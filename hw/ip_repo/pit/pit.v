==> flow/design.v <==
`timescale 1 ns / 1 ps
module pit_sv #(
    parameter integer C_S_AXI_ADDR_WIDTH = 4
)
(
    input logic                             s_axi_aclk,
    input logic                             s_axi_aresetn,
    input logic                             s_axi_awvalid,
    output logic                            s_axi_awready,
    input logic [C_S_AXI_ADDR_WIDTH-1:0]    s_axi_awaddr,
    input logic [2:0]                       s_axi_awprot,
    input logic                             s_axi_wvalid,
    output logic                            s_axi_wready,
    input logic [31:0]                      s_axi_wdata,
    input logic [3:0]                       s_axi_wstrb,
    output logic                            s_axi_bvalid,
    input logic                             s_axi_bready,
    output logic [1:0]                      s_axi_bresp,
    input logic                             s_axi_arvalid,
    output logic                            s_axi_arready,
    input logic [C_S_AXI_ADDR_WIDTH-1:0]    s_axi_araddr,
    input logic [2:0]                       s_axi_arprot,
    output logic [31:0]                     s_axi_rdata,
    output logic [1:0]                      s_axi_rresp,
    output logic                            s_axi_rvalid,
    input logic                             s_axi_rready,
    output logic                            irq
);
typedef enum logic [2:0] { WRITE_IDLE, WRITE_WAIT_HANDSHAKE, WRITE_WAIT_RESPONSE } write_states;
typedef enum logic [2:0] { READ_IDLE, READ_WAIT_HANDSHAKE, READ_WAIT_RESPONSE } read_states;
write_states cs_write;
read_states cs_read;
logic reset;
logic [31:0] timer_counter;
logic [31:0] control_register;
logic [31:0] delay_value_register;
logic [C_S_AXI_ADDR_WIDTH-1:0] write_address;
logic [C_S_AXI_ADDR_WIDTH-1:0] read_address;
localparam CONTROL_REG_OFFSET = 32'h00;
localparam DELAY_REG_OFFSET = 32'h04;
assign s_axi_awready = (cs_write == WRITE_WAIT_HANDSHAKE);
assign s_axi_wready = (cs_write == WRITE_WAIT_HANDSHAKE);
assign s_axi_bvalid = (cs_write == WRITE_WAIT_RESPONSE);
assign s_axi_arready = (cs_read == READ_WAIT_HANDSHAKE);
assign s_axi_rvalid = (cs_read == READ_WAIT_RESPONSE);
assign s_axi_bresp = 0;
assign s_axi_rresp = 0;
assign reset = !s_axi_aresetn;
always_ff @(posedge s_axi_aclk) begin
    if (reset) begin 
        cs_write <= WRITE_IDLE;
        delay_value_register <= 0;
        control_register <= 0;
    end
    else begin
        if (cs_write == WRITE_IDLE) begin
            if (s_axi_awvalid && s_axi_wvalid) begin
                cs_write <= WRITE_WAIT_HANDSHAKE;
                write_address = s_axi_awaddr;
            end
            else cs_write <= cs_write;
        end
        else if (cs_write == WRITE_WAIT_HANDSHAKE) begin
            cs_write <= WRITE_WAIT_RESPONSE;
            if (write_address == CONTROL_REG_OFFSET) control_register <= s_axi_wdata;
            else delay_value_register <= s_axi_wdata;
        end
        else begin 
            if (s_axi_bvalid && s_axi_bready) cs_write <= WRITE_IDLE;
            else cs_write <= cs_write;
        end
    end
end
always_ff @(posedge s_axi_aclk) begin
    if (reset) cs_read <= READ_IDLE;
    else begin
        if (cs_read == READ_IDLE) begin 
            if (s_axi_arvalid) begin 
                cs_read <= READ_WAIT_HANDSHAKE;
                read_address <= s_axi_araddr;
            end
            else cs_read <= cs_read;
        end
        else if (cs_read == READ_WAIT_HANDSHAKE) begin
            cs_read <= READ_WAIT_RESPONSE;
            if (read_address == CONTROL_REG_OFFSET) s_axi_rdata <= control_register;
            else s_axi_rdata <= delay_value_register;
        end
        else begin
            if (s_axi_rvalid && s_axi_rready) cs_read <= READ_IDLE;
            else cs_read <= cs_read;
        end
    end
end
always_ff @(posedge s_axi_aclk) begin 
    if (reset) timer_counter <= 0;
    else begin 
        if (s_axi_wready && write_address == DELAY_REG_OFFSET) timer_counter <= s_axi_wdata - 1;
        else if (control_register[0]) begin
            if (timer_counter == 0) begin
                timer_counter <= delay_value_register -1;
                if (control_register[1]) irq <= 1;
            end
            else begin
                timer_counter <= timer_counter -1;
                irq <= 0;
            end
        end
        else timer_counter <= timer_counter;
    end
end
endmodule
`timescale 1 ns / 1 ps
module pit #(
    parameter integer C_S_AXI_ADDR_WIDTH = 4
)
(
    input wire                              s_axi_aclk,
    input wire                              s_axi_aresetn,
    input wire                              s_axi_awvalid,
    output wire                             s_axi_awready,
    input wire [C_S_AXI_ADDR_WIDTH-1:0]     s_axi_awaddr,
    input wire [2:0]                        s_axi_awprot,
    input wire                              s_axi_wvalid,
    output wire                             s_axi_wready,
    input wire [31:0]                       s_axi_wdata,
    input wire [3:0]                        s_axi_wstrb,
    output wire                             s_axi_bvalid,
    input wire                              s_axi_bready,
    output wire [1:0]                       s_axi_bresp,
    input wire                              s_axi_arvalid,
    output wire                             s_axi_arready,
    input wire [C_S_AXI_ADDR_WIDTH-1:0]     s_axi_araddr,
    input wire [2:0]                        s_axi_arprot,
    output wire [31:0]                      s_axi_rdata,
    output wire [1:0]                       s_axi_rresp,
    output wire                             s_axi_rvalid,
    input wire                              s_axi_rready,
    output wire                             irq
);
	pit_sv 
        #(.C_S_AXI_ADDR_WIDTH(C_S_AXI_ADDR_WIDTH))
    pit_sv_inst (    
    .s_axi_aclk(s_axi_aclk),
    .s_axi_aresetn(s_axi_aresetn),
    .s_axi_awvalid(s_axi_awvalid),
    .s_axi_awready(s_axi_awready),
    .s_axi_awaddr(s_axi_awaddr),
    .s_axi_awprot(s_axi_awprot),
    .s_axi_wvalid(s_axi_wvalid),
    .s_axi_wready(s_axi_wready),
    .s_axi_wdata(s_axi_wdata),
    .s_axi_wstrb(s_axi_wstrb),
    .s_axi_bvalid(s_axi_bvalid),
    .s_axi_bready(s_axi_bready),
    .s_axi_bresp(s_axi_bresp),
    .s_axi_arvalid(s_axi_arvalid),
    .s_axi_arready(s_axi_arready),
    .s_axi_araddr(s_axi_araddr),
    .s_axi_arprot(s_axi_arprot),
    .s_axi_rdata(s_axi_rdata),
    .s_axi_rresp(s_axi_rresp),
    .s_axi_rvalid(s_axi_rvalid),
    .s_axi_rready(s_axi_rready),
    .irq(irq)
	);
endmodule
; Step by step through the tools: pit
; What the tools print for pit, step after step.
; Lines are those of the file above, counted from 1.
; Operators: Yosys type, input widths -> output width; for muxes data width and select width s.
; Not given: -
[setup]
design = pit
clk_port = s_axi_aclk
lib = sky130hd
pvt_corner = tt_025C_1v80

; Elaborated design
; Source: Yosys, flattened and elaborated, memories not mapped. Widths are those after wreduce. Registers that Yosys merges into a memory's read port (data or address) are not register bits. Print and check cells do not count. Equal cells are merged and count once.
[classes]
mux = 13
n_addsub = 3
equal = 8
reduce_logical = 20
n_logic = 4
[op_table]
columns = operator, n
row1 = $mux 32, 4
row2 = $sub 32x1->32 const B, 3
row3 = $logic_not 32->1, 1
row4 = $mux 3, 8
row5 = $reduce_and 3->1, 5
row6 = $logic_not 4->1, 2
row7 = $eq 3x1->1 const B, 2
row8 = $eq 3x2->1 const B, 2
row9 = $logic_not 3->1, 2
row10 = $reduce_bool 3->1, 2
row11 = $logic_and 1x1->1, 4
row12 = $not 1->1, 4
row13 = $ne 2x2->1 const B, 2
row14 = $reduce_and 2->1, 2
row15 = $eq 4x3->1 const B, 1
row16 = $reduce_and 4->1, 1
row17 = $ne 2x1->1 const B, 1
row18 = $reduce_bool 2->1, 1
row19 = $mux 1, 1
[bits]
output_inout_bits = 42
register_bits = 143
inputBits = 57
word_cells = 57

; Depth
; Depth = most cells in a row (Yosys ltp): at word level without a register or memory, in the mapped netlist without a sequential cell, where the memories' decode and read muxes count.
[logic_depth]
word_depth = 5
ABC_AREA = 0
mapped_depth = 16
ltp_nobuf = 13

; Mapped cells and area
; The flow's flattened synthesis, as Yosys stat reports it; memories are mapped. The netlist is that of the ABC_AREA named above (0 if unset); the other value can give another one.
; Totals and module areas in this step are rounded.
[synth_totals]
seqArea_um2 = 3270
yosys_area_um2 = 6510
n_buf = 51
ffs = 143
stdcells = 694
[types]
columns = cell, n, area_total_um2
row1 = sky130_fd_sc_hd__dfxtp_1, 102, 2.04E+03
row2 = sky130_fd_sc_hd__edfxtp_1, 41, 1.23E+03
row3 = sky130_fd_sc_hd__mux2_2, 50, 563.04
row4 = sky130_fd_sc_hd__nand2_1, 143, 536.765
row5 = sky130_fd_sc_hd__a21oi_1, 102, 510.49
row6 = sky130_fd_sc_hd__o21ai_0, 33, 165.158
row7 = sky130_fd_sc_hd__xnor2_1, 18, 157.651
row8 = sky130_fd_sc_hd__clkbuf_1, 37, 138.883
row9 = sky130_fd_sc_hd__nor2_1, 35, 131.376
row10 = sky130_fd_sc_hd__a31oi_1, 17, 106.352
row11 = sky130_fd_sc_hd__nand4_1, 11, 68.816
row12 = sky130_fd_sc_hd__nor4_1, 10, 62.56
row13 = sky130_fd_sc_hd__buf_4, 8, 60.058
row14 = sky130_fd_sc_hd__mux2i_1, 6, 60.058
row15 = sky130_fd_sc_hd__a211oi_1, 7, 52.55
row16 = sky130_fd_sc_hd__xor2_1, 6, 52.55
row17 = sky130_fd_sc_hd__a31oi_2, 4, 50.048
row18 = sky130_fd_sc_hd__nand3_1, 7, 35.034
; Not listed: further types 36, cells in them 57.
; By module: a second synthesis without flattening, with its own total; a netlist apart from the flattened one above.
[hier_totals]
hier_cells = 699
hier_area_um2 = 6660
; Rows give one instance, submodules left out.
[by_module]
columns = mod, instances, mod_seq_area_um2, mod_area_um2, cells
row1 = pit_sv #(C_S_AXI_ADDR_WIDTH=4), 1, 3270, 6660, 699
row2 = pit, 1, 0.0, 0.0, 0

; Worst setup path after synthesis
; OpenSTA on the mapped netlist: ideal clock, no wires. The path of least setup slack (recovery checks aside). Input and output delay are each 20% of the period. Register names are those of the netlist, which keeps one name where synthesis merged equal registers.
[synth_timing]
path_kind = input to register
from = in s_axi_aresetn
to = reg pit_sv_inst.s_axi_rdata[0]
path_buffers = 1
launch_ns = 1.558
path_delay_ns = 3.127
setup_ns = 0.468
in_delay_ns = 1.558
path_slack_ns = 3.105
t_required_ns = 7.322
tclk_ns = 7.79
driving_pins = 3
t_arrival_ns = 4.217
synth_period_reached_ns = 4.685
; "path_delay_ns" is the arrival time less input delay plus setup time.
; "driving_pins": output pins that drive a net of the path, with the launching flip-flop's if there is one; two outputs of one cell count as two.
; "synth_period_reached_ns" is the clock period less the worst setup slack; recovery checks do not enter. This is arithmetic on one report: input and output delays are still those of the set period (20% each).
; The rows between start and end are the longest chain of elaborated cells between them; the timing report does not say that the signal goes this way. Where chains are equally long, one stands for them.
; A line is the first line of the expression or statement that the cell stems from. Yosys adds cells for indexed reads and writes and turns some case tables into memories.
[synth_between]
cell_sequence = sky130_fd_sc_hd__inv_2 > sky130_fd_sc_hd__clkbuf_1 > sky130_fd_sc_hd__nor3b_1
elab_chain_len = 1
cells_between = 1
cone_lines = 0
cone_classes = 1 x reduce/logical
[synth_lines]
columns = element, line
row1 = from (decl), 119  ; input wire                              s_axi_aresetn,
row2 = $reduce_and 3->1, -
row3 = to (assign), 86  ; if (read_address == CONTROL_REG_OFFSET) s_axi_rdata <= control_register;
row4 = to (assign), 87  ; else s_axi_rdata <= delay_value_register;
row5 = to (decl), 23  ; output logic [31:0]                     s_axi_rdata,

; Timing after layout
; Path of least setup slack in the final report of record 1 (OpenROAD, finished layout, wires in). Where an end is a register, its clock arrival counts in the times.
[layout_timing]
path_kind = register to register
from = reg pit_sv_inst.write_address[1]
to = reg pit_sv_inst.timer_counter[28]
driving_pins = 14
tclk_ns = 7.14
t_required_ns = 7.53
path_buffers = 3
t_arrival_ns = 4.25
launch_ns = 0.54
setup_ns = 0.15
path_slack_ns = 3.28
; The rows between start and end are the longest chain of elaborated cells between them; the timing report does not say that the signal goes this way. Where chains are equally long, one stands for them.
; A register here has more assigning lines than the two given.
[layout_between]
cell_sequence = sky130_fd_sc_hd__edfxtp_1 > sky130_fd_sc_hd__nor3_2 > sky130_fd_sc_hd__and3_1 > sky130_fd_sc_hd__buf_4 > sky130_fd_sc_hd__buf_2 > sky130_fd_sc_hd__clkbuf_1 > sky130_fd_sc_hd__nor2_1 > sky130_fd_sc_hd__a21oi_1 > sky130_fd_sc_hd__ha_1 > sky130_fd_sc_hd__nand4_2 > sky130_fd_sc_hd__nor4_4 > sky130_fd_sc_hd__nand4_1 > sky130_fd_sc_hd__xnor2_1 > sky130_fd_sc_hd__a21oi_1
elab_chain_len = 3
cells_between = 4
cone_lines = 1
cone_classes = 1 x eq/ne; 1 x mux; 2 x reduce/logical
[layout_lines]
columns = element, line
row1 = from (decl), 37  ; logic [C_S_AXI_ADDR_WIDTH-1:0] write_address;
row2 = from (assign), 59  ; write_address = s_axi_awaddr;
row3 = $eq 4x3->1, 98  ; if (s_axi_wready && write_address == DELAY_REG_OFFSET) timer_counter <= s_axi_wdata - 1;
row4 = $logic_and 1x1->1, 98
row5 = $mux 32, 98
row6 = to (assign), 98
row7 = to (assign), 101  ; timer_counter <= delay_value_register -1;
row8 = to (decl), 34  ; logic [31:0] timer_counter;

Add stored flow runs of pit

pit through Yosys and OpenROAD on sky130hd: 2 stored runs, unordered, with their settings and measured results. The constraints put input and output delay at 20% of the set period each and load the outputs with 0.01 pF.
"timing.achieved_period_ns" is the run's clock period less its worst setup slack. It is reckoned from that one timing run; input and output delays stay at 20% of the period that was set.
"timing.worst_path_ns": the worst setup path's part of the clock period (all of it between registers, 20% less for each end at a port) less its slack. A launch clock that arrives late makes it longer, a capture clock that arrives late makes it shorter.
Values from the reports are rounded here.

# record 1
==> flow/run.sh <==
#!/bin/bash
# the make line also repeats the synthesis and layout settings of config.mk as NAME=value (left out here)
make -C /OpenROAD-flow-scripts/flow DESIGN_CONFIG=/design/flow/config.mk WORK_HOME=/design/flow/orfs CLKGATE_MAP_FILE= finish
==> flow/config.mk <==
export PLATFORM = sky130hd
export DESIGN_NAME = pit
export DESIGN_NICKNAME = pit
export VERILOG_FILES = /design/flow/design.v
export SDC_FILE = /design/flow/constraint.sdc
export NUM_CORES = 4
export LEC_CHECK = 0
export CAP_MARGIN = 15
export CELL_PAD_IN_SITES_GLOBAL_PLACEMENT = 0
export CORE_MARGIN = 2
export CORE_UTILIZATION = 60
export CTS_CLUSTER_DIAMETER = 128
export CTS_CLUSTER_SIZE = 63
export GPL_ROUTABILITY_DRIVEN = 1
export GPL_TIMING_DRIVEN = 0
export MIN_ROUTING_LAYER = met1
export PLACE_DENSITY_LB_ADDON = 0.06
export SLEW_MARGIN = 0
==> flow/constraint.sdc <==
create_clock -name core_clock -period 7.14 [get_ports {s_axi_aclk}]
set_input_delay 1.4280 -clock core_clock [delete_from_list [all_inputs] [get_ports {s_axi_aclk}]]
set_output_delay 1.4280 -clock core_clock [all_outputs]
set_load 0.01 [all_outputs]

==> record 1: results <==
synth_chip_area_um2=6510
final_die_area_um2=11700
post_route_stdcell_area_um2=8150
timing.setup.ws_ns=3.28
timing.hold.ws_ns=0.452
timing.achieved_period_ns=3.856
timing.worst_path_ns=3.86
critical_path_type="register to register"

# record 2
==> flow/run.sh <==
#!/bin/bash
# the make line also repeats the synthesis and layout settings of config.mk as NAME=value (left out here)
make -C /OpenROAD-flow-scripts/flow DESIGN_CONFIG=/design/flow/config.mk WORK_HOME=/design/flow/orfs CLKGATE_MAP_FILE= finish
==> flow/config.mk <==
export PLATFORM = sky130hd
export DESIGN_NAME = pit
export DESIGN_NICKNAME = pit
export VERILOG_FILES = /design/flow/design.v
export SDC_FILE = /design/flow/constraint.sdc
export NUM_CORES = 4
export LEC_CHECK = 0
export CAP_MARGIN = 20
export CORE_MARGIN = 2
export CORE_UTILIZATION = 40
export SLEW_MARGIN = 20
==> flow/constraint.sdc <==
create_clock -name core_clock -period 3.77 [get_ports {s_axi_aclk}]
set_input_delay 0.7540 -clock core_clock [delete_from_list [all_inputs] [get_ports {s_axi_aclk}]]
set_output_delay 0.7540 -clock core_clock [all_outputs]
set_load 0.01 [all_outputs]

==> record 2: results <==
synth_chip_area_um2=6510
final_die_area_um2=17300
post_route_stdcell_area_um2=8170
timing.setup.ws_ns=0.376
timing.hold.ws_ns=0.451
timing.achieved_period_ns=3.394
timing.worst_path_ns=3.39
critical_path_type="register to register"
